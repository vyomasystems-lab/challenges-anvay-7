==> flow/design.v <==
module round_robin_arbiter (
	rst_an,
	clk,
	req,
	grant
);
input		rst_an;
input		clk;
input	[3:0]	req;
output	[3:0]	grant;
reg	[1:0]	rotate_ptr;
reg	[3:0]	shift_req;
reg	[3:0]	shift_grant;
reg	[3:0]	grant_comb;
reg	[3:0]	grant;
always @ (*)
begin
	case (rotate_ptr[1:0])
		2'b00: shift_req[3:0] = req[3:0];
		2'b01: shift_req[3:0] = {req[0],req[3:1]};
		2'b10: shift_req[3:0] = {req[1:0],req[3:2]};
		2'b11: shift_req[3:0] = {req[2:0],req[3]};
	endcase
end
always @ (*)
begin
	shift_grant[3:0] = 4'b0;
	if (shift_req[0])	shift_grant[0] = 1'b1;
	else if (shift_req[1])	shift_grant[1] = 1'b1;
	else if (shift_req[2])	shift_grant[2] = 1'b1;
	else if (shift_req[3])	shift_grant[3] = 1'b1;
end
always @ (*)
begin
	case (rotate_ptr[1:0])
		2'b00: grant_comb[3:0] = shift_grant[3:0];
		2'b01: grant_comb[3:0] = {shift_grant[2:0],shift_grant[3]};
		2'b10: grant_comb[3:0] = {shift_grant[1:0],shift_grant[3:2]};
		2'b11: grant_comb[3:0] = {shift_grant[0],shift_grant[3:1]};
	endcase
end
always @ (posedge clk or negedge rst_an)
begin
	if (!rst_an)	grant[3:0] <= 4'b0;
	else		grant[3:0] <= grant_comb[3:0] & ~grant[3:0];
end
always @ (posedge clk or negedge rst_an)
begin
	if (!rst_an)
		rotate_ptr[1:0] <= 2'b0;
	else 
		case (1'b1)  
			grant[0]: rotate_ptr[1:0] <= 2'd1;
			grant[1]: rotate_ptr[1:0] <= 2'd2;
			grant[2]: rotate_ptr[1:0] <= 2'd3;
			grant[3]: rotate_ptr[1:0] <= 2'd0;
		endcase
end
endmodule
======== Step by step through the tools: round_robin_arbiter ========
What the tools print for round_robin_arbiter, step after step.
Line numbers count from 1 in the design file above.
Library cell names are shortened.
Not given: n/a
design
  design top .............................. round_robin_arbiter
  clock input ............................. clk
  cell library ............................ sky130hd
  timing corner ........................... tt_025C_1v80

======== After elaboration ========
Source: Yosys, flattened and elaborated, memories not mapped. Widths are those after wreduce. Registers that Yosys merges into a memory's read port (data or address) are not register bits. Print and check cells do not count. Equal cells are merged and count once.
cells by class
  bitwise operators ....................... 2
  mux-type cells .......................... 13
  equal/unequal tests ..................... 3
  reduce/logical cells .................... 2
operators by type and width
  kind                                                              count
  4-bit parallel mux with 4-bit select                              2
  2-bit 2-to-1 mux                                                  5
  1-bit 2-to-1 mux                                                  5
  2-bit == test (second input constant)                             2
  4-bit bitwise AND                                                 1
  4-bit inverter                                                    1
  4-bit nonzero test                                                1
  3-bit 2-to-1 mux                                                  1
  2-bit by 1-bit == test with 1-bit output (second input constant)  1
  2-bit logical NOT                                                 1
bit counts
  output and inout bits ................... 4
  input bits .............................. 6
  flip-flop bits (word level) ............. 6
  elaborated cells ........................ 22

======== Logic depth ========
Depth = most cells in a row (Yosys ltp): at word level without a register or memory, in the mapped netlist without a sequential cell, where the memories' decode and read muxes count.
depth
  depth in word-level cells ............... 8
  ABC_AREA ................................ 0
  mapped depth ............................ 6
  gate-level depth less buffers ........... 4

======== Netlist ========
The flow's flattened synthesis, as Yosys stat reports it; memories are mapped. The netlist is that of the ABC_AREA named above (0 if unset); the other value can give another one.
The area totals of this step are shown rounded.
cell types
  cell type  count  total area (µm²)
  dfrtp_1    7      175.168
  a222oi_1   4      40.038
  buf_6      3      33.782
  a21oi_1    6      30.029
  nor2_1     6      22.522
  inv_1      5      18.768
  or3_1      3      18.768
  and2b_2    2      17.517
  o221ai_1   2      17.517
  a211oi_1   2      15.014
  o21ai_0    3      15.014
  clkbuf_8   1      13.763
  nor3b_2    1      12.512
  nor3_1     2      10.01
  o311a_1    1      10.01
  a221oi_1   1      8.758
  a31o_2     1      8.758
  a32oi_1    1      8.758
Other cell types: 14; their cells: 15.
mapped netlist
  synthesis area .......................... 0.000572 mm²
  flip-flops .............................. 7
  mapped cells ............................ 66
  sequential part of the area ............. 0.000175 mm²

======== Worst setup path after synthesis ========
OpenSTA on the mapped netlist: ideal clock, no wires. The path of least setup slack (recovery checks aside). Input and output delay are each 20% of the period. Register names are those of the netlist, which keeps one name where synthesis merged equal registers.
timing path after synthesis
  path kind ............................... in2reg
  start ................................... input port req[0]
  end ..................................... register grant[1]
  library setup time ...................... 0.094 ns
  setup slack ............................. 0.794 ns
  stages .................................. 4
  time at the first pin ................... 0.500 ns
  path delay .............................. 1.206 ns
  data arrival time ....................... 1.612 ns
  buffers on the path ..................... 0
  clock period ............................ 2.5 ns
  required time ........................... 2.406 ns
  period reached after synthesis .......... 1.706 ns
"path delay" = arrival - input delay + setup time.
"stages" counts driving pins, that of a launching flip-flop among them; a cell with two outputs on the path counts twice.
"period reached after synthesis" is the clock period less the worst setup slack; recovery checks do not enter. This is arithmetic on one report: input and output delays are still those of the set period (20% each).
Between the ends stands the longest chain of elaborated cells between them, by number of cells; it is not shown to be the way that was timed. Of several equally long chains one is given.
Each line given opens the expression or statement behind the cell; cells for indexed reads and writes are added by Yosys, which also makes memories of some case tables.
on the way, after synthesis
  cell sequence ........................... a222oi_1 > and3_1 > o221ai_1 > a211oi_1
  cells in the longest elaborated chain ... 7
  elaborated cells between the ends (all ways) .. 10
  source lines of those cells ............. 7
  those cells by class .................... mux (9); logic (1)
RTL lines, path after synthesis
  element                               line  RTL
  from (decl)                           9     input [3:0] req;
  4-bit parallel mux with 4-bit select  18    case (rotate_ptr[1:0])
  1-bit 2-to-1 mux                      31    else if (shift_req[3]) shift_grant[3] = 1'b1;
  1-bit 2-to-1 mux                      30    else if (shift_req[2]) shift_grant[2] = 1'b1;
  2-bit 2-to-1 mux                      29    else if (shift_req[1]) shift_grant[1] = 1'b1;
  3-bit 2-to-1 mux                      28    if (shift_req[0]) shift_grant[0] = 1'b1;
  4-bit parallel mux with 4-bit select  35    case (rotate_ptr[1:0])
  4-bit bitwise AND                     45    else grant[3:0] <= grant_comb[3:0] & ~grant[3:0];
  to (assign)                           44    if (!rst_an) grant[3:0] <= 4'b0;
  to (assign)                           45
  to (decl)                             10    output [3:0] grant;

======== Timing after layout ========
Path of least setup slack in the final report of job 1 (OpenROAD, finished layout, wires in). Where an end is a register, its clock arrival counts in the times.
timing path post-layout
  path kind ............................... reg2reg
  start ................................... register rotate_ptr
  end ..................................... register grant[0]
  setup slack ............................. -0.43 ns
  clock period ............................ 1.25 ns
  buffers on the path ..................... 2
  library setup time ...................... 0.11 ns
  required time ........................... 1.39 ns
  stages .................................. 7
  time at the first pin ................... 0.25 ns
  data arrival time ....................... 1.81 ns
An end named without its bit number is one bit of that signal or, where synthesis recoded a state register, one of its new flip-flops.
Between the ends stands the longest chain of elaborated cells between them, by number of cells; it is not shown to be the way that was timed. Of several equally long chains one is given.
A register here has more assigning lines than the two given.
on the way, post-layout
  cell sequence ........................... dfrtp_2 > a222oi_1 > buf_4 > buf_6 > and2b_2 > a31oi_1 > o31ai_1
  cells in the longest elaborated chain ... 8
  elaborated cells between the ends (all ways) .. 14
  those cells by class .................... eq/ne (3); mux (9); logic (1); reduce/logical (1)
RTL lines, path post-layout
  element                               line  RTL
  from (decl)                           11    reg [1:0] rotate_ptr;
  from (assign)                         50    rotate_ptr[1:0] <= 2'b0;
  from (assign)                         53    grant[0]: rotate_ptr[1:0] <= 2'd1;
  2-bit == test                         18    case (rotate_ptr[1:0])
  4-bit parallel mux with 4-bit select  18
  1-bit 2-to-1 mux                      31    else if (shift_req[3]) shift_grant[3] = 1'b1;
  1-bit 2-to-1 mux                      30    else if (shift_req[2]) shift_grant[2] = 1'b1;
  2-bit 2-to-1 mux                      29    else if (shift_req[1]) shift_grant[1] = 1'b1;
  3-bit 2-to-1 mux                      28    if (shift_req[0]) shift_grant[0] = 1'b1;
  4-bit parallel mux with 4-bit select  35    case (rotate_ptr[1:0])
  4-bit bitwise AND                     45    else grant[3:0] <= grant_comb[3:0] & ~grant[3:0];
  to (assign)                           44    if (!rst_an) grant[3:0] <= 4'b0;
  to (assign)                           45
  to (decl)                             10    output [3:0] grant;

Data sheet: physical implementation of round_robin_arbiter

Stored flow runs of round_robin_arbiter (2 of them; Yosys, OpenROAD, sky130hd). They differ in their settings and are not a sequence. Constraints: input delay and output delay 20% of the set period each, output load 0.01 pF.
"reached clock period" is the run's clock period less its worst setup slack. It is reckoned from that one timing run; input and output delays stay at 20% of the period that was set.
By "worst path time" is meant the share of the clock period that the worst setup path is allowed (20% is reserved at inputs, 20% at outputs), minus its slack. Clock arrival times at its registers enter into it.
"total power of the final layout" rests on the timing tool's default activity at the inputs, not on a simulated workload.
The results are shown rounded.

======== job 1 ========
==> flow/run.sh <==
#!/bin/bash
# the make line also repeats the synthesis and layout settings of config.mk as NAME=value (left out here)
make -C /OpenROAD-flow-scripts/flow DESIGN_CONFIG=/design/flow/config.mk WORK_HOME=/design/flow/orfs CLKGATE_MAP_FILE= finish
==> flow/config.mk <==
export PLATFORM = sky130hd
export DESIGN_NAME = round_robin_arbiter
export DESIGN_NICKNAME = round_robin_arbiter
export VERILOG_FILES = /design/flow/design.v
export SDC_FILE = /design/flow/constraint.sdc
export NUM_CORES = 4
export LEC_CHECK = 0
export CAP_MARGIN = 20
export CORE_MARGIN = 2
export CORE_UTILIZATION = 40
export SLEW_MARGIN = 20
==> flow/constraint.sdc <==
create_clock -name core_clock -period 1.25 [get_ports {clk}]
set_input_delay 0.2500 -clock core_clock [delete_from_list [all_inputs] [get_ports {clk}]]
set_output_delay 0.2500 -clock core_clock [all_outputs]
set_load 0.01 [all_outputs]

-------- measured, job 1 --------
  area of the die ......................... 0.00175 mm²
  reached clock period .................... 1.675 ns
  synthesized cell area ................... 0.000572 mm²
  worst path time ......................... 1.68 ns
  kind of the worst setup path ............ reg2reg
  standard-cell area after layout ......... 0.000928 mm²
  sum of negative setup slack ............. -1.64 ns
  total power of the final layout ......... 2.32 mW
  utilization after routing ............... 70.5 %
  lowest setup slack ...................... -0.425 ns

======== job 2 ========
==> flow/run.sh <==
#!/bin/bash
# the make line also repeats the synthesis and layout settings of config.mk as NAME=value (left out here)
make -C /OpenROAD-flow-scripts/flow DESIGN_CONFIG=/design/flow/config.mk WORK_HOME=/design/flow/orfs CLKGATE_MAP_FILE= finish
==> flow/config.mk <==
export PLATFORM = sky130hd
export DESIGN_NAME = round_robin_arbiter
export DESIGN_NICKNAME = round_robin_arbiter
export VERILOG_FILES = /design/flow/design.v
export SDC_FILE = /design/flow/constraint.sdc
export NUM_CORES = 4
export LEC_CHECK = 0
export CAP_MARGIN = 20
export CORE_ASPECT_RATIO = 1.83
export CORE_MARGIN = 2
export CORE_UTILIZATION = 48
export CTS_CLUSTER_DIAMETER = 365
export GPL_ROUTABILITY_DRIVEN = 0
export PLACE_DENSITY_LB_ADDON = 0.07
export SETUP_SLACK_MARGIN = 0.12
export SLEW_MARGIN = 20
==> flow/constraint.sdc <==
create_clock -name core_clock -period 1.49 [get_ports {clk}]
set_input_delay 0.2980 -clock core_clock [delete_from_list [all_inputs] [get_ports {clk}]]
set_output_delay 0.2980 -clock core_clock [all_outputs]
set_load 0.01 [all_outputs]

-------- job 2 --------
  not finished: floorplanning ended with error PDN-0185
